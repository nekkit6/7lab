==> flow/design.v <==
`timescale 1ns / 1ps
module regs_leds(
    input req_i, we_i, CLK100, resetn,
    input [31:0] wdata, addr_i,
    output reg [31:0] out,
    output [15:0] LED
  );
  reg        clk_strb;
  reg [31:0] strb_buf;
  reg [15:0] data_strb;
  reg [15:0] LED_reg;
  assign LED = clk_strb? LED_reg | data_strb: LED_reg & ~data_strb;
  always @(posedge CLK100) begin
    if(!resetn) begin
      strb_buf  <= 'b0;
      clk_strb  <= 'b0;
      data_strb <= 'b0;
      LED_reg   <= 'b0;
      out       <= 'b0;
    end else begin
      if (strb_buf == 10**8) begin 
        clk_strb = ~clk_strb;
        strb_buf <= 'b0;
      end else 
        strb_buf <= strb_buf + 1'b1;
      if(req_i) begin
        if(addr_i[11:0] == 12'h800) begin
          if(we_i) LED_reg <= wdata[31:16]? LED_reg: wdata[15:0];
          out <= 'b0 | LED_reg;
        end
        if(addr_i[11:0] == 12'hf00) begin
          if(we_i) data_strb <= wdata[31:16]? data_strb: wdata[15:0];
          out <= 'b0 | data_strb;
        end
      end
    end
  end
endmodule
======== From RTL to reports: regs_leds ========
What the tools print for regs_leds, step after step.
Lines are those of the file above, counted from 1.
Operators: Yosys type, input widths -> output width; for muxes data width and select width s.
Not given: n/a
design
  top module .............................. regs_leds
  clock ................................... CLK100
  standard-cell library ................... sky130hd
  library corner .......................... tt_025C_1v80

======== After elaboration ========
Yosys after proc, flatten, opt, wreduce and memory -nomap, before mapping. Memory bits, and registers merged into a memory's read port (data or address), are not among the register bits. Print and check cells are not counted. Equal cells are merged and count once.
storage and ports
  register bits ........................... 97
  input port bits ......................... 68
  output and inout port bits .............. 48
  elaborated cells ........................ 24
cells by class
  add/subtract/negate cells ............... 1
  equal/unequal tests ..................... 3
  mux-type cells .......................... 3
  bitwise gates (word level) .............. 6
  reduce/logical cells .................... 6
operators by type and width
  kind                   count
  $mux 32                2
  $add 32x1->32 const B  1
  $eq 32x27->1 const B   1
  $eq 12x12->1 const B   2
  $and 16x16->16         1
  $or 16x16->16          1
  $not 16->16            1
  $reduce_bool 16->1     1
  $mux 16                1
  $reduce_and 4->1       2
  $not 1->1              3
  $reduce_and 2->1       1
  $reduce_bool 2->1      1
  $reduce_or 2->1        1

======== Depth ========
Longest topological path by Yosys (ltp), each cell counted once; first at word level (registers and memories cut), then after technology mapping (sequential cells cut; the memories' decode and read muxes count).
logic depth
  depth after elaboration ................. 3
  ABC_AREA ................................ 0
  depth in mapped cells ................... 8
  gate-level depth less buffers ........... 7

======== Netlist ========
Yosys stat after the flow's synthesis: flattened, memories mapped to cells. It holds for the ABC_AREA given above (unset counts as 0); a run with the other value may have another netlist.
cell types
  cell                       count  total area (sq um)
  sky130_fd_sc_hd__dfxtp_1   81     1.62E+03
  sky130_fd_sc_hd__nand2_1   64     240.23
  sky130_fd_sc_hd__xnor2_1   25     218.96
  sky130_fd_sc_hd__mux2_2    16     180.173
  sky130_fd_sc_hd__mux2i_1   16     160.154
  sky130_fd_sc_hd__nand3_1   32     160.154
  sky130_fd_sc_hd__o21ai_0   30     150.144
  sky130_fd_sc_hd__nor2_1    39     146.39
  sky130_fd_sc_hd__buf_4     16     120.115
  sky130_fd_sc_hd__a31oi_1   16     100.096
  sky130_fd_sc_hd__nor2b_1   16     100.096
  sky130_fd_sc_hd__clkbuf_1  23     86.333
  sky130_fd_sc_hd__nor4_1    12     75.072
  sky130_fd_sc_hd__nand4_1   9      56.304
  sky130_fd_sc_hd__nor3_1    9      45.043
  sky130_fd_sc_hd__and4_1    5      43.792
  sky130_fd_sc_hd__xor2_1    5      43.792
  sky130_fd_sc_hd__nor4b_1   4      35.034
Other cell types: 17; their cells: 31.
synthesis totals
  standard cells after synthesis .......... 449
  chip area (Yosys) ....................... 3818.7 sq um
  sequential part of the area ............. 1621.6 sq um
  mapped flip-flops ....................... 81
  buffer cells ............................ 43

======== Timing after synthesis ========
OpenSTA on the mapped netlist: ideal clock, no wires. The path of least setup slack (recovery checks aside). Input and output delay are each 20% of the period. Register names are those of the netlist, which keeps one name where synthesis merged equal registers.
timing path after synthesis
  path type ............................... in2reg
  start point ............................. input port addr_i[2]
  end point ............................... register data_strb[10]
  clock period ............................ 2.31 ns
  input delay ............................. 0.462 ns
  setup time .............................. 0.116 ns
  time at the first pin ................... 0.462 ns
  arrival time ............................ 1.950 ns
  required time ........................... 2.194 ns
  path slack .............................. 0.244 ns
  delay of the path ....................... 1.604 ns
  stages .................................. 6
  buffers on the path ..................... 1
  period reached after synthesis .......... 2.066 ns
"delay of the path" is the arrival time less input delay plus setup time.
"stages" counts driving pins, that of a launching flip-flop among them; a cell with two outputs on the path counts twice.
"period reached after synthesis" is the clock period less the worst setup slack; recovery checks do not enter. This is arithmetic on one report: input and output delays are still those of the set period (20% each).
The rows between start and end are the longest chain of elaborated cells between them; the timing report does not say that the signal goes this way. Where chains are equally long, one stands for them.
Each line given opens the expression or statement behind the cell; cells for indexed reads and writes are added by Yosys, which also makes memories of some case tables.
between the ends, after synthesis
  cell sequence ........................... sky130_fd_sc_hd__nor4_2 sky130_fd_sc_hd__nand4b_2 sky130_fd_sc_hd__nor4_4 sky130_fd_sc_hd__buf_6 sky130_fd_sc_hd__mux2i_1 sky130_fd_sc_hd__nor2b_1
  length of the longest elaborated chain .. 2
  elaborated cells on any way between the ends .. 2
  RTL lines with such cells ............... 1
  classes of those cells .................. 1 x eq/ne; 1 x reduce/logical
ends and longest elaborated chain, after synthesis
  what                line  source
  start: declaration  4     input [31:0] wdata, addr_i,
  $eq 12x12->1        31    if(addr_i[11:0] == 12'hf00) begin
  $reduce_and 4->1    n/a
  end: assignment     17    data_strb <= 'b0;
  end: assignment     32    if(we_i) data_strb <= wdata[31:16]? data_strb: wdata[15:0];
  end: declaration    10    reg [15:0] data_strb;

======== Worst path after layout ========
Path of least setup slack in the final report of stored run 1 (OpenROAD, finished layout, wires in). Where an end is a register, its clock arrival counts in the times.
timing path post-layout
  path type ............................... reg2reg
  start point ............................. register strb_buf[20]
  end point ............................... register strb_buf[24]
  clock period ............................ 2.12 ns
  setup time .............................. 0.10 ns
  time at the first pin ................... 0.36 ns
  arrival time ............................ 2.28 ns
  required time ........................... 2.37 ns
  path slack .............................. 0.09 ns
  stages .................................. 7
  buffers on the path ..................... 1
The rows between start and end are the longest chain of elaborated cells between them; the timing report does not say that the signal goes this way. Where chains are equally long, one stands for them.
A register here has more assigning lines than the two given.
between the ends, post-layout
  cell sequence ........................... sky130_fd_sc_hd__dfxtp_1 sky130_fd_sc_hd__nand4_1 sky130_fd_sc_hd__or4_1 sky130_fd_sc_hd__or4_4 sky130_fd_sc_hd__nand2_1 sky130_fd_sc_hd__buf_12 sky130_fd_sc_hd__nor2_1
  length of the longest elaborated chain .. 2
  elaborated cells on any way between the ends .. 3
  RTL lines with such cells ............... 2
  classes of those cells .................. 1 x add/sub; 1 x eq/ne; 1 x reduce/logical
ends and longest elaborated chain, post-layout
  what                line  source
  start: declaration  9     reg [31:0] strb_buf;
  start: assignment   15    strb_buf  <= 'b0;
  start: assignment   25    strb_buf <= strb_buf + 1'b1;
  $eq 32x27->1        21    if (strb_buf == 10**8) begin
  $reduce_or 2->1     n/a
  end: assignment     23    strb_buf <= 'b0;
  end: assignment     25
  end: declaration    9

Measured results for regs_leds: 2 stored runs of the Yosys and OpenROAD flow on sky130hd. The settings differ; the order carries no meaning. The constraints put input and output delay at 20% of the set period each and load the outputs with 0.01 pF.
"worst setup path time (ns)": the worst setup path's part of the clock period (all of it between registers, 20% less for each end at a port) less its slack. A launch clock that arrives late makes it longer, a capture clock that arrives late makes it shorter.
"finish__power__total": no workload was simulated; the value follows from the tool's default switching activity.

Flow files of stored run 1
==> flow/run.sh <==
#!/bin/bash
# the make line also repeats the synthesis and layout settings of config.mk as NAME=value (left out here)
make -C /OpenROAD-flow-scripts/flow DESIGN_CONFIG=/design/flow/config.mk WORK_HOME=/design/flow/orfs CLKGATE_MAP_FILE= finish
==> flow/config.mk <==
export PLATFORM = sky130hd
export DESIGN_NAME = regs_leds
export DESIGN_NICKNAME = regs_leds
export VERILOG_FILES = /design/flow/design.v
export SDC_FILE = /design/flow/constraint.sdc
export NUM_CORES = 4
export LEC_CHECK = 0
export CAP_MARGIN = 20
export CORE_MARGIN = 2
export CORE_UTILIZATION = 57
export SLEW_MARGIN = 20
==> flow/constraint.sdc <==
create_clock -name core_clock -period 2.12 [get_ports {CLK100}]
set_input_delay 0.4240 -clock core_clock [delete_from_list [all_inputs] [get_ports {CLK100}]]
set_output_delay 0.4240 -clock core_clock [all_outputs]
set_load 0.01 [all_outputs]

report of stored run 1
yosys chip area after synthesis (um^2): 3818.7
finish__design__die__area: 7370.2
finish__design__instance__utilization: 0.7711
finish__timing__setup__ws: 0.089
finish__timing__setup__tns: 0.000
finish__timing__hold__ws: 0.472
finish__power__total: 2.754e-03
worst setup path time (ns): 2.03
worst setup path kind: reg2reg

Flow files of stored run 2
==> flow/run.sh <==
#!/bin/bash
# the make line also repeats the synthesis and layout settings of config.mk as NAME=value (left out here)
make -C /OpenROAD-flow-scripts/flow DESIGN_CONFIG=/design/flow/config.mk WORK_HOME=/design/flow/orfs CLKGATE_MAP_FILE= finish
==> flow/config.mk <==
export PLATFORM = sky130hd
export DESIGN_NAME = regs_leds
export DESIGN_NICKNAME = regs_leds
export VERILOG_FILES = /design/flow/design.v
export SDC_FILE = /design/flow/constraint.sdc
export NUM_CORES = 4
export LEC_CHECK = 0
export CAP_MARGIN = 20
export CELL_PAD_IN_SITES_GLOBAL_PLACEMENT = 1
export CORE_ASPECT_RATIO = 0.72
export CORE_MARGIN = 2
export CORE_UTILIZATION = 53
export CTS_CLUSTER_DIAMETER = 133
export CTS_CLUSTER_SIZE = 81
export PLACE_DENSITY_LB_ADDON = 0.03
export SETUP_SLACK_MARGIN = 0.66
export SLEW_MARGIN = 20
export TNS_END_PERCENT = 85
==> flow/constraint.sdc <==
create_clock -name core_clock -period 3.3 [get_ports {CLK100}]
set_input_delay 0.6600 -clock core_clock [delete_from_list [all_inputs] [get_ports {CLK100}]]
set_output_delay 0.6600 -clock core_clock [all_outputs]
set_load 0.01 [all_outputs]

report of stored run 2
yosys chip area after synthesis (um^2): 3818.7
finish__design__die__area: 7909.3
finish__design__instance__utilization: 0.6875
finish__timing__setup__ws: 0.921
finish__timing__setup__tns: 0.000
finish__timing__hold__ws: 0.465
finish__power__total: 1.835e-03
worst setup path time (ns): 1.72
worst setup path kind: reg2out
