==> flow/design.v <==
`timescale 1ns / 1ps
module regs_semseg(
    input req_i, we_i, CLK100, resetn,
    input [31:0] wdata_i, addr_i,
    output reg [31:0] out,  
    output CA, CB, CC, CD, CE, CF, CG, 
    output [7:0] AN
  );
  reg [9:0] counter;
  reg [7:0] semseg;
  reg [7:0] ANreg;
  reg CAr, CBr, CCr, CDr, CEr, CFr, CGr;
  reg [31:0] wdata_seg;
  reg [7:0]  select_seg;
  reg        clk_strb;
  reg [31:0] strb_buf;
  reg [7:0]  strb_sel;
  assign AN = ANreg | ~(select_seg | (strb_sel & {8{clk_strb}}));
  assign {CA, CB, CC, CD, CE, CF, CG} = {CAr, CBr, CCr, CDr, CEr, CFr, CGr};
  always @(posedge CLK100) begin
    if (!resetn) begin
      counter <= 'b0;
      ANreg[7:0] <= 8'b11111111;
      {CAr, CBr, CCr, CDr, CEr, CFr, CGr} <= 7'b1111111;
      select_seg <= 'b0;
      clk_strb <= 'b0;
      strb_buf <= 'b0;
      strb_sel <= 'b0;
      out      <= 'b0;
    end
    else begin
      if(req_i)
        case (addr_i[11:0])
          12'h000: begin
            if(we_i) wdata_seg[3:0] <= wdata_i[31:4]? wdata_seg[3:0]: wdata_i[3:0];
            out <= wdata_seg;
          end
          12'h004: begin
            if(we_i) wdata_seg[7:4] <= wdata_i[31:4]? wdata_seg[7:4]: wdata_i[3:0];
            out <= wdata_seg;
          end
          12'h008: begin
            if(we_i) wdata_seg[11:8] <= wdata_i[31:4]? wdata_seg[11:8]: wdata_i[3:0];
            out <= wdata_seg;
          end
          12'h00C: begin
            if(we_i) wdata_seg[15:12] <= wdata_i[31:4]? wdata_seg[15:12]: wdata_i[3:0];
            out <= wdata_seg;
          end
          12'h010: begin
            if(we_i) wdata_seg[19:16] <= wdata_i[31:4]? wdata_seg[19:16]: wdata_i[3:0];
            out <= wdata_seg;
          end
          12'h014: begin
            if(we_i) wdata_seg[23:20] <= wdata_i[31:4]? wdata_seg[23:20]: wdata_i[3:0];
            out <= wdata_seg;
          end
          12'h018: begin
            if(we_i) wdata_seg[27:24] <= wdata_i[31:4]? wdata_seg[27:24]: wdata_i[3:0];
            out <= wdata_seg;
          end
          12'h01C: begin
            if(we_i) wdata_seg[31:28] <= wdata_i[31:4]? wdata_seg[31:28]: wdata_i[3:0];
            out <= wdata_seg;
          end
          12'h020: begin
            if(we_i) select_seg <= wdata_i[31:8]? select_seg: wdata_i[7:0];
            out <= 'b0 | select_seg;
          end
          12'h024: begin
            if(we_i) 
              if (&wdata_i[7:0])  
                strb_sel <= 'b0;  
              else if (&(~wdata_i[7:4]))  
                  strb_sel <= 8'b1 << wdata_i[3:0];
            out <= 'b0 | strb_sel;
          end
          12'h028: begin
            if(we_i) begin
              wdata_seg <= 'b0;
              select_seg <= 8'hFF;
              strb_sel <= 'b0;
            end
            out <= 'b0;
          end
          default: out <= 'b0;
        endcase
      if (strb_buf == 10**8) begin 
        clk_strb <= ~clk_strb;
        strb_buf <= 'b0;
      end else 
        strb_buf <= strb_buf + 1'b1;
      if (counter < 1000) counter <= counter + 'b1;
      else begin
        counter <= 'b0;
        ANreg[1] <= ANreg[0];
        ANreg[2] <= ANreg[1];
        ANreg[3] <= ANreg[2];
        ANreg[4] <= ANreg[3];
        ANreg[5] <= ANreg[4];
        ANreg[6] <= ANreg[5];
        ANreg[7] <= ANreg[6];
        ANreg[0] <= !(ANreg[6:0] == 7'b1111111);
      end
      case (1'b0)
        ANreg[0]: semseg <= wdata_seg[3 : 0];
        ANreg[1]: semseg <= wdata_seg[7 : 4];
        ANreg[2]: semseg <= wdata_seg[11: 8];
        ANreg[3]: semseg <= wdata_seg[15:12];
        ANreg[4]: semseg <= wdata_seg[19:16];
        ANreg[5]: semseg <= wdata_seg[23:20];
        ANreg[6]: semseg <= wdata_seg[27:24];
        ANreg[7]: semseg <= wdata_seg[31:28];
      endcase
      case (semseg)
          4'h0: {CAr, CBr, CCr, CDr, CEr, CFr, CGr} <= 7'b0000001;
          4'h1: {CAr, CBr, CCr, CDr, CEr, CFr, CGr} <= 7'b1001111;
          4'h2: {CAr, CBr, CCr, CDr, CEr, CFr, CGr} <= 7'b0010010;
          4'h3: {CAr, CBr, CCr, CDr, CEr, CFr, CGr} <= 7'b0000110;
          4'h4: {CAr, CBr, CCr, CDr, CEr, CFr, CGr} <= 7'b1001100;
          4'h5: {CAr, CBr, CCr, CDr, CEr, CFr, CGr} <= 7'b0100100;
          4'h6: {CAr, CBr, CCr, CDr, CEr, CFr, CGr} <= 7'b0100000;
          4'h7: {CAr, CBr, CCr, CDr, CEr, CFr, CGr} <= 7'b0001111;
          4'h8: {CAr, CBr, CCr, CDr, CEr, CFr, CGr} <= 7'b0000000;
          4'h9: {CAr, CBr, CCr, CDr, CEr, CFr, CGr} <= 7'b0000100;
          4'hA: {CAr, CBr, CCr, CDr, CEr, CFr, CGr} <= 7'b0001000;
          4'hB: {CAr, CBr, CCr, CDr, CEr, CFr, CGr} <= 7'b1100000;
          4'hC: {CAr, CBr, CCr, CDr, CEr, CFr, CGr} <= 7'b0110001;
          4'hD: {CAr, CBr, CCr, CDr, CEr, CFr, CGr} <= 7'b1000010;
          4'hE: {CAr, CBr, CCr, CDr, CEr, CFr, CGr} <= 7'b0110000;
          4'hF: {CAr, CBr, CCr, CDr, CEr, CFr, CGr} <= 7'b0111000;
          default: {CAr,CBr,CCr,CDr, CEr, CFr, CGr} <= 7'b1111111;
      endcase
    end
  end
endmodule
Step by step through the tools: regs_semseg
Tool output for the design above, in the order of the flow.
Lines are those of the file above, counted from 1.
Cell names lack the library's common part.
A cell with n/a has no value.
- design top: regs_semseg
- clock input: CLK100
- library: sky130hd
- timing corner: tt_025C_1v80

Word-level counts
Counts by Yosys on the flattened word-level netlist (proc, flatten, opt, wreduce; memories kept). Register bits leave out memories and registers merged into their read ports (data or address). Print and check cells are left out. Cells with the same type and inputs are merged into one.
Memory sizes are those after Yosys's memory passes, which may raise the word count (mostly to a power of two), join words into wider ones and drop unused or constant bits.
- $add $sub $neg: 2
- $lt $le $gt $ge: 1
- eq/ne operators at 34
- shift-type cells: 1
- muxes and demuxes: 29
- noted bitwise logic cells: 7
- reduce/logical cells at 31
- operator list (cell ; number):
    parallel mux 32 bit (select 3 bit) ; 1
    parallel mux 4 bit (select 2 bit) ; 8
    two-way mux 8 bit ; 7
    == test 12 x 5 -> 1 bit (second input constant) ; 4
    AND reduction 6 bit ; 8
    two-way mux 4 bit ; 11
    inequality test 2 bit (second input constant) ; 20
    == test 12 x 6 -> 1 bit (second input constant) ; 3
    adder 32 x 1 -> 32 bit (second input constant) ; 1
    == test 32 x 27 -> 1 bit (second input constant) ; 1
    parallel mux 8 bit (select 2 bit) ; 2
    nonzero test 28 bit ; 1
    == test 12 x 4 -> 1 bit (second input constant) ; 2
    nonzero test 24 bit ; 1
    nonzero test 2 bit ; 10
    bitwise OR 8 bit ; 2
    == test 12 x 3 -> 1 bit (second input constant) ; 1
    logical NOT 12 bit ; 1
    adder 10 x 1 -> 10 bit (second input constant) ; 1
    less-than comparator 10 bit (second input constant) ; 1
    AND reduction 5 bit ; 2
    left shift 1 x 4 -> 8 bit (first input constant) ; 1
    inequality test 8 bit (second input constant) ; 1
    AND 8 bit ; 1
    NOT 8 bit ; 1
    AND reduction 8 bit ; 1
    OR reduction 8 bit ; 1
    == test 7 bit (second input constant) ; 1
Other operator kinds: 7; their cells: 10.
- noted register bits after elaboration: 135
- noted memory bits (read-only): 112
- clocked read ports x word width: 7
- memories kept at 1
- input bits at 68
- output and inout bits: 47
- memories (memory ; words ; bits a word ; rd ports ; write ports ; RTL line ; RTL):
    (no name shown) ; 16 ; 7 ; 1 ; 0 ; 115 ; case (semseg)

Depth
Depth = most cells in a row (Yosys ltp): at word level without a register or memory, in the mapped netlist without a sequential cell, where the memories' decode and read muxes count.
- noted depth in word-level cells: 8
- ABC_AREA: 1
- noted depth in mapped cells: 10

Netlist
The flow's flattened synthesis, as Yosys stat reports it; memories are mapped. The netlist is that of the ABC_AREA named above (0 if unset); the other value can give another one.
- cell types (cell type ; number ; total area (um2)):
    dfxtp_1 ; 106 ; 2.12E+03
    edfxtp_1 ; 36 ; 1.08E+03
    nand2_1 ; 219 ; 822.038
    a21oi_1 ; 98 ; 490.47
    nor2_1 ; 130 ; 487.968
    inv_1 ; 90 ; 337.824
    nand3_1 ; 66 ; 330.317
    o21ai_0 ; 60 ; 300.288
    ha_1 ; 9 ; 112.608
    nand4_1 ; 16 ; 100.096
    nand3b_1 ; 10 ; 75.072
    nor3_1 ; 15 ; 75.072
    xor2_1 ; 8 ; 70.067
    nor2_4 ; 6 ; 67.565
    o211ai_1 ; 8 ; 60.058
    buf_6 ; 5 ; 56.304
    clkbuf_1 ; 14 ; 52.55
    nor3_2 ; 5 ; 50.048
Other cell types: 23; their cells: 56.
- cells in the netlist: 957
- noted synthesis area: 7069.3 um2
- area of sequential cells: 3203.1 um2
- flip-flops: 142

Timing after synthesis
OpenSTA on the mapped netlist: ideal clock, no wires. The path of least setup slack (recovery checks aside). Input and output delay are each 20% of the period. Register names are those of the netlist, which keeps one name where synthesis merged equal registers.
- path kind: input to register
- start point: in addr_i[11]
- end point: reg wdata_seg[28]
- noted clock period: 2360 ps
- input delay: 472 ps
- noted setup time: 347 ps
- time at the first pin at 472 ps
- noted data arrival time: 1455 ps
- noted data required time: 2013 ps
- noted path slack: 559 ps
- delay of the path at 1330 ps
- driving pins on the path at 9
- buffers on the path: 0
- synthesis period reached at 1801 ps
"delay of the path" is the arrival time less input delay plus setup time.
"driving pins on the path": output pins that drive a net of the path, with the launching flip-flop's if there is one; two outputs of one cell count as two.
"synthesis period reached" = period - worst setup slack (recovery checks aside). The figure is calculated, with input and output delays left at 20% of the set period.
Between the ends stands the longest chain of elaborated cells between them, by number of cells; it is not shown to be the way that was timed. Of several equally long chains one is given.
Each line given opens the expression or statement behind the cell; cells for indexed reads and writes are added by Yosys, which also makes memories of some case tables.
Only ways into the end's enable, where the timed path ends, are counted here.
- cells stage by stage: nor2_1 nand2_1 clkinv_2 nand2_2 inv_1 nand2_1 nand2_1 nand2_1 a31oi_1
- noted length of the longest elaborated chain: 3
- elaborated cells between the ends (all ways) at 7
- RTL lines with such cells at 1
- RTL lines, path after synthesis (item ; RTL line ; RTL):
    start: declaration ; 4 ; input [31:0] wdata_i, addr_i,
    == test 12 x 6 -> 1 bit ; 33 ; case (addr_i[11:0])
    nonzero test 2 bit ; n/a ;
    AND reduction 6 bit ; n/a ;
    end: assignment ; 63 ; if(we_i) wdata_seg[31:28] <= wdata_i[31:4]? wdata_seg[31:28]: wdata_i[3:0];
    end: assignment ; 80 ; wdata_seg <= 'b0;
    end: declaration ; 13 ; reg [31:0] wdata_seg;

Path in the finished layout
Path of least setup slack in the final report of run 1 (OpenROAD, finished layout, wires in). Where an end is a register, its clock arrival counts in the times.
The report prints the path's times to 10 ps; the period is as set.
- path kind: register to output
- start point: reg clk_strb
- end point: out AN[5]
- noted clock period: 2530 ps
- time at the first pin at 440 ps
- noted data arrival time: 2010 ps
- noted data required time: 2020 ps
- noted path slack: 20 ps
- driving pins on the path at 5
- buffers on the path: 1
Between the ends stands the longest chain of elaborated cells between them, by number of cells; it is not shown to be the way that was timed. Of several equally long chains one is given.
- cells stage by stage: dfxtp_1 nand2_1 inv_1 o21ai_0 clkdlybuf4s50_1
- noted length of the longest elaborated chain: 4
- elaborated cells between the ends (all ways) at 4
- RTL lines with such cells at 1
- RTL lines, path after layout (item ; RTL line ; RTL):
    start: declaration ; 15 ; reg        clk_strb;
    start: assignment ; 26 ; clk_strb <= 'b0;
    start: assignment ; 89 ; clk_strb <= ~clk_strb;
    AND 8 bit ; 18 ; assign AN = ANreg | ~(select_seg | (strb_sel & {8{clk_strb}}));
    bitwise OR 8 bit ; 18 ;
    NOT 8 bit ; 18 ;
    bitwise OR 8 bit ; 18 ;
    end: declaration ; 7 ; output [7:0] AN

Appendix: measured runs

Measured data: module regs_semseg, platform sky130hd, 2 stored runs of the flow under differing settings, order arbitrary. Input and output delays are each 20% of the period that was set; the output load is 0.01 pF.
"clock period reached" is the run's clock period less its worst setup slack. It is reckoned from that one timing run; input and output delays stay at 20% of the period that was set.
"time used up by the worst setup path" means the part of the period allowed to the worst setup path (the constraints hold back 20% at inputs and 20% at outputs) less its slack; where the path has registers, the arrival times of their clocks count too.
"time used up by the worst setup path" is given in steps of 10 ps.

Run 1

==> flow/run.sh <==
#!/bin/bash
# the make line also repeats the synthesis and layout settings of config.mk as NAME=value (left out here)
make -C /OpenROAD-flow-scripts/flow DESIGN_CONFIG=/design/flow/config.mk WORK_HOME=/design/flow/orfs CLKGATE_MAP_FILE= finish
==> flow/config.mk <==
export PLATFORM = sky130hd
export DESIGN_NAME = regs_semseg
export DESIGN_NICKNAME = regs_semseg
export VERILOG_FILES = /design/flow/design.v
export SDC_FILE = /design/flow/constraint.sdc
export NUM_CORES = 4
export LEC_CHECK = 0
export ABC_AREA = 1
export CAP_MARGIN = 20
export CELL_PAD_IN_SITES_DETAIL_PLACEMENT = 1
export CELL_PAD_IN_SITES_GLOBAL_PLACEMENT = 0
export CORE_ASPECT_RATIO = 1.67
export CORE_MARGIN = 2
export CORE_UTILIZATION = 21
export CTS_CLUSTER_DIAMETER = 91
export CTS_CLUSTER_SIZE = 45
export GPL_TIMING_DRIVEN = 1
export PLACE_DENSITY = 0.59
export SLEW_MARGIN = 20
==> flow/constraint.sdc <==
create_clock -name core_clock -period 2.53 [get_ports {CLK100}]
set_input_delay 0.5060 -clock core_clock [delete_from_list [all_inputs] [get_ports {CLK100}]]
set_output_delay 0.5060 -clock core_clock [all_outputs]
set_load 0.01 [all_outputs]

Measured in run 1:
- noted the synthesized cell area: 7069.3 um2
- die footprint: 35194.6 um2
- standard-cell area after layout: 9172.5 um2
- noted the utilization of the finished layout: 0.278
- noted the worst setup slack after layout: 16 ps
- setup total negative slack at 0 ps
- clock period reached: 2514 ps
- time used up by the worst setup path: 2010 ps
- type of the worst setup path: register to output

Run 2

==> flow/run.sh <==
#!/bin/bash
# the make line also repeats the synthesis and layout settings of config.mk as NAME=value (left out here)
make -C /OpenROAD-flow-scripts/flow DESIGN_CONFIG=/design/flow/config.mk WORK_HOME=/design/flow/orfs CLKGATE_MAP_FILE= finish
==> flow/config.mk <==
export PLATFORM = sky130hd
export DESIGN_NAME = regs_semseg
export DESIGN_NICKNAME = regs_semseg
export VERILOG_FILES = /design/flow/design.v
export SDC_FILE = /design/flow/constraint.sdc
export NUM_CORES = 4
export LEC_CHECK = 0
export ABC_AREA = 1
export CAP_MARGIN = 20
export CORE_MARGIN = 5
export CORE_UTILIZATION = 25
export CTS_CLUSTER_DIAMETER = 233
export GPL_ROUTABILITY_DRIVEN = 1
export HOLD_SLACK_MARGIN = 0.14
export MAX_ROUTING_LAYER = met4
export PLACE_DENSITY_LB_ADDON = 0.29
export SLEW_MARGIN = 20
export TNS_END_PERCENT = 65
==> flow/constraint.sdc <==
create_clock -name core_clock -period 2.34 [get_ports {CLK100}]
set_input_delay 0.4680 -clock core_clock [delete_from_list [all_inputs] [get_ports {CLK100}]]
set_output_delay 0.4680 -clock core_clock [all_outputs]
set_load 0.01 [all_outputs]

Measured in run 2:
- noted the synthesized cell area: 7069.3 um2
- die footprint: 31741.0 um2
- standard-cell area after layout: 9153.8 um2
- noted the utilization of the finished layout: 0.329
- noted the worst setup slack after layout: 120 ps
- setup total negative slack at 0 ps
- clock period reached: 2220 ps
- time used up by the worst setup path: 1750 ps
- type of the worst setup path: register to output
