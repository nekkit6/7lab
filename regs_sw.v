==> flow/design.v <==
`timescale 1ns / 1ps
module regs_sw(
    input req_i, CLK100, resetn,
    input [31:0] addr_i,
    input [15:0] SW,
    input BTNU, BTNL, BTNC, BTNR, BTND,
    output reg [31:0] out
    );
  always @(posedge CLK100) begin
    if(!resetn) 
      out <= 'b0;
    else begin
      if(req_i) begin
        if(addr_i[11:0] == 12'h000)
          out <= 'b0 | SW;
        if(addr_i[11:0] == 12'h004)
          out <= 'b0 | {BTNU, BTNL, BTNC, BTNR, BTND};
      end
    end
  end
endmodule
# [Reports on regs_sw]
# What the tools print for regs_sw, step after step.
# Lines are those of the file above, counted from 1.
# Operators carry their Yosys type and port widths (W data, S select, Z words).
# Not given: --
[design] top="regs_sw" clock_port="CLK100" cell_library="sky130hd" corner="tt_025C_1v80"

# [Word-level counts]
# Source: Yosys, flattened and elaborated, memories not mapped. Widths are those after wreduce. Registers that Yosys merges into a memory's read port (data or address) are not register bits. Print and check cells do not count. Equal cells are merged and count once.
[word_totals] output_inout_bits=32 input_bits=56 elab_cells=7 register_bits=32
[classes] mux=2 reduce_and_logical=3 n_eq=1
[op_table] operator="$mux W32" n=2
[op_table] operator="$eq A12 B3 Y1 const B" n=1
[op_table] operator="$logic_not A12 Y1" n=1
[op_table] operator="$reduce_and A2 Y1" n=1
[op_table] operator="$reduce_bool A2 Y1" n=1

# [Longest topological paths]
# Longest topological path by Yosys (ltp), each cell counted once; first at word level (registers and memories cut), then after technology mapping (sequential cells cut; the memories' decode and read muxes count).
[logic_depth] depth_word=3 abc_area=0 ltp_mapped=4 ltp_nobuf=3

# [After synthesis]
# Source: synth_stat.txt of the flow (Yosys; design flattened, memories mapped). It holds for the ABC_AREA given above (unset counts as 0); a run with the other value may have another netlist.
# Totals and module areas in this step are rounded.
[synth_totals] seq_area_um2=320 mapped_cells=96 mapped_area_um2=890 flip_flops=16
[by_type] cell_type="sky130_fd_sc_hd__dfxtp_1" n=16
[by_type] cell_type="sky130_fd_sc_hd__mux2i_1" n=16
[by_type] cell_type="sky130_fd_sc_hd__buf_4" n=16
[by_type] cell_type="sky130_fd_sc_hd__nand2_1" n=27
[by_type] cell_type="sky130_fd_sc_hd__nor4_4" n=2
[by_type] cell_type="sky130_fd_sc_hd__o211ai_1" n=5
[by_type] cell_type="sky130_fd_sc_hd__nand2b_1" n=5
[by_type] cell_type="sky130_fd_sc_hd__nor4b_4" n=1
[by_type] cell_type="sky130_fd_sc_hd__nand3_4" n=1
[by_type] cell_type="sky130_fd_sc_hd__clkbuf_1" n=4
[by_type] cell_type="sky130_fd_sc_hd__buf_6" n=1
[by_type] cell_type="sky130_fd_sc_hd__nor2b_1" n=1
[by_type] cell_type="sky130_fd_sc_hd__conb_1" n=1

# [Path before layout]
# OpenSTA on the mapped netlist: ideal clock, no wires. The path of least setup slack (recovery checks aside). Input and output delay are each 20% of the period. Register names are those of the netlist, which keeps one name where synthesis merged equal registers.
[synth_path] path_kind="input to register" from="input port addr_i[8]" to="register out[0]" setup_time_ps=123 driving_pins=4 required_ps=1357 period_ps=1480 path_slack_ps=305 arrival_ps=1052 delay_ps=879 launch_ps=296 path_buffers=1 period_less_setup_slack_ps=1175
# "delay_ps" is the arrival time less input delay plus setup time.
# "driving_pins": output pins that drive a net of the path, with the launching flip-flop's if there is one; two outputs of one cell count as two.
# "period_less_setup_slack_ps" is the clock period less the worst setup slack; recovery checks do not enter. This is arithmetic on one report: input and output delays are still those of the set period (20% each).
# The rows between start and end are the longest chain of elaborated cells between them; the timing report does not say that the signal goes this way. Where chains are equally long, one stands for them.
# A line is the first line of the expression or statement that the cell stems from. Yosys adds cells for indexed reads and writes and turns some case tables into memories.
# At most two assigning lines are given for a register; there are more.
[synth_via] path_cell_list="sky130_fd_sc_hd__nor4_4 sky130_fd_sc_hd__nand3_4 sky130_fd_sc_hd__buf_6 sky130_fd_sc_hd__mux2i_1" elab_chain_len=3 cone_cells=6
[synth_rtl] element="from (decl)" line=4 rtl="input [31:0] addr_i,"
[synth_rtl] element="$logic_not A12 Y1" line=14 rtl="if(addr_i[11:0] == 12'h000)"
[synth_rtl] element="$mux W32" line=14
[synth_rtl] element="$mux W32" line=16 rtl="if(addr_i[11:0] == 12'h004)"
[synth_rtl] element="to (assign)" line=15 rtl="out <= 'b0 | SW;"
[synth_rtl] element="to (assign)" line=17 rtl="out <= 'b0 | {BTNU, BTNL, BTNC, BTNR, BTND};"
[synth_rtl] element="to (decl)" line=7 rtl="output reg [31:0] out"

# [Path in the finished layout]
# Path of least setup slack in the final report of run 1 (OpenROAD, finished layout, wires in). Where an end is a register, its clock arrival counts in the times.
# The report prints the path's times to 10 ps; the period is as set.
[layout_path] path_kind="register to output" from="register out[3]" to="output port out[3]" path_buffers=1 required_ps=580 period_ps=720 launch_ps=280 out_delay_ps=140 path_slack_ps=-160 arrival_ps=740 driving_pins=2
# At most two assigning lines are given for a register; there are more.
[layout_via] path_cell_list="sky130_fd_sc_hd__dfxtp_2 sky130_fd_sc_hd__buf_6" elab_chain_len=0 cone_cells=0
[layout_rtl] element="from (decl)" line=7 rtl="output reg [31:0] out"
[layout_rtl] element="from (assign)" line=15 rtl="out <= 'b0 | SW;"
[layout_rtl] element="from (assign)" line=17 rtl="out <= 'b0 | {BTNU, BTNL, BTNC, BTNR, BTND};"
[layout_rtl] element="to (decl)" line=7

Data sheet: physical implementation of regs_sw

Flow measurements of regs_sw on sky130hd: 2 stored runs with different settings, listed in no order. Input and output delays are each 20% of the period that was set; the output load is 0.01 pF.
"clock_period_reached_ps": clock period set for the run, less the worst setup slack. It is reckoned from that one timing run; input and output delays stay at 20% of the period that was set.
"worst_path_ps" = time allowed to the worst setup path (clock period - input delay - output delay, where it has them) - its slack; a late launch clock adds to it, a late capture clock takes from it.
"total_power_uw": no workload was simulated; the value follows from the tool's default switching activity.
"worst_path_ps" is known to 10 ps.
The measured numbers are rounded.

[flow] run 1: files
==> flow/run.sh <==
#!/bin/bash
# the make line also repeats the synthesis and layout settings of config.mk as NAME=value (left out here)
make -C /OpenROAD-flow-scripts/flow DESIGN_CONFIG=/design/flow/config.mk WORK_HOME=/design/flow/orfs CLKGATE_MAP_FILE= finish
==> flow/config.mk <==
export PLATFORM = sky130hd
export DESIGN_NAME = regs_sw
export DESIGN_NICKNAME = regs_sw
export VERILOG_FILES = /design/flow/design.v
export SDC_FILE = /design/flow/constraint.sdc
export NUM_CORES = 4
export LEC_CHECK = 0
export CAP_MARGIN = 10
export CELL_PAD_IN_SITES_GLOBAL_PLACEMENT = 0
export CORE_MARGIN = 10
export CORE_UTILIZATION = 26
export CTS_CLUSTER_SIZE = 87
export MAX_ROUTING_LAYER = met5
export MIN_ROUTING_LAYER = met2
export PLACE_DENSITY_LB_ADDON = 0.08
export SETUP_SLACK_MARGIN = 0.1
export SLEW_MARGIN = 20
==> flow/constraint.sdc <==
create_clock -name core_clock -period 0.72 [get_ports {CLK100}]
set_input_delay 0.1440 -clock core_clock [delete_from_list [all_inputs] [get_ports {CLK100}]]
set_output_delay 0.1440 -clock core_clock [all_outputs]
set_load 0.01 [all_outputs]

[flow] run 1: metrics
[metrics] worst_hold_slack_ps = 310
[metrics] clock_period_reached_ps = 885
[metrics] layout_utilization_pct = 46
[metrics] worst_path_ps = 740
[metrics] path_kind = register to output
[metrics] final_setup_tns_ps = -4200
[metrics] dieArea_um2 = 6200
[metrics] finish.stdcell_area_um2 = 1500
[metrics] total_power_uw = 1800
[metrics] synthArea_um2 = 890
[metrics] setup_ws_ps = -160

[flow] run 2: files
==> flow/run.sh <==
#!/bin/bash
# the make line also repeats the synthesis and layout settings of config.mk as NAME=value (left out here)
make -C /OpenROAD-flow-scripts/flow DESIGN_CONFIG=/design/flow/config.mk WORK_HOME=/design/flow/orfs CLKGATE_MAP_FILE= finish
==> flow/config.mk <==
export PLATFORM = sky130hd
export DESIGN_NAME = regs_sw
export DESIGN_NICKNAME = regs_sw
export VERILOG_FILES = /design/flow/design.v
export SDC_FILE = /design/flow/constraint.sdc
export NUM_CORES = 4
export LEC_CHECK = 0
export CAP_MARGIN = 20
export CORE_ASPECT_RATIO = 0.57
export CORE_MARGIN = 2
export CORE_UTILIZATION = 66
export CTS_CLUSTER_SIZE = 39
export MIN_ROUTING_LAYER = met2
export SLEW_MARGIN = 20
==> flow/constraint.sdc <==
create_clock -name core_clock -period 1.95 [get_ports {CLK100}]
set_input_delay 0.3900 -clock core_clock [delete_from_list [all_inputs] [get_ports {CLK100}]]
set_output_delay 0.3900 -clock core_clock [all_outputs]
set_load 0.01 [all_outputs]

[flow] run 2: no results, floorplanning failed with PDN-0185
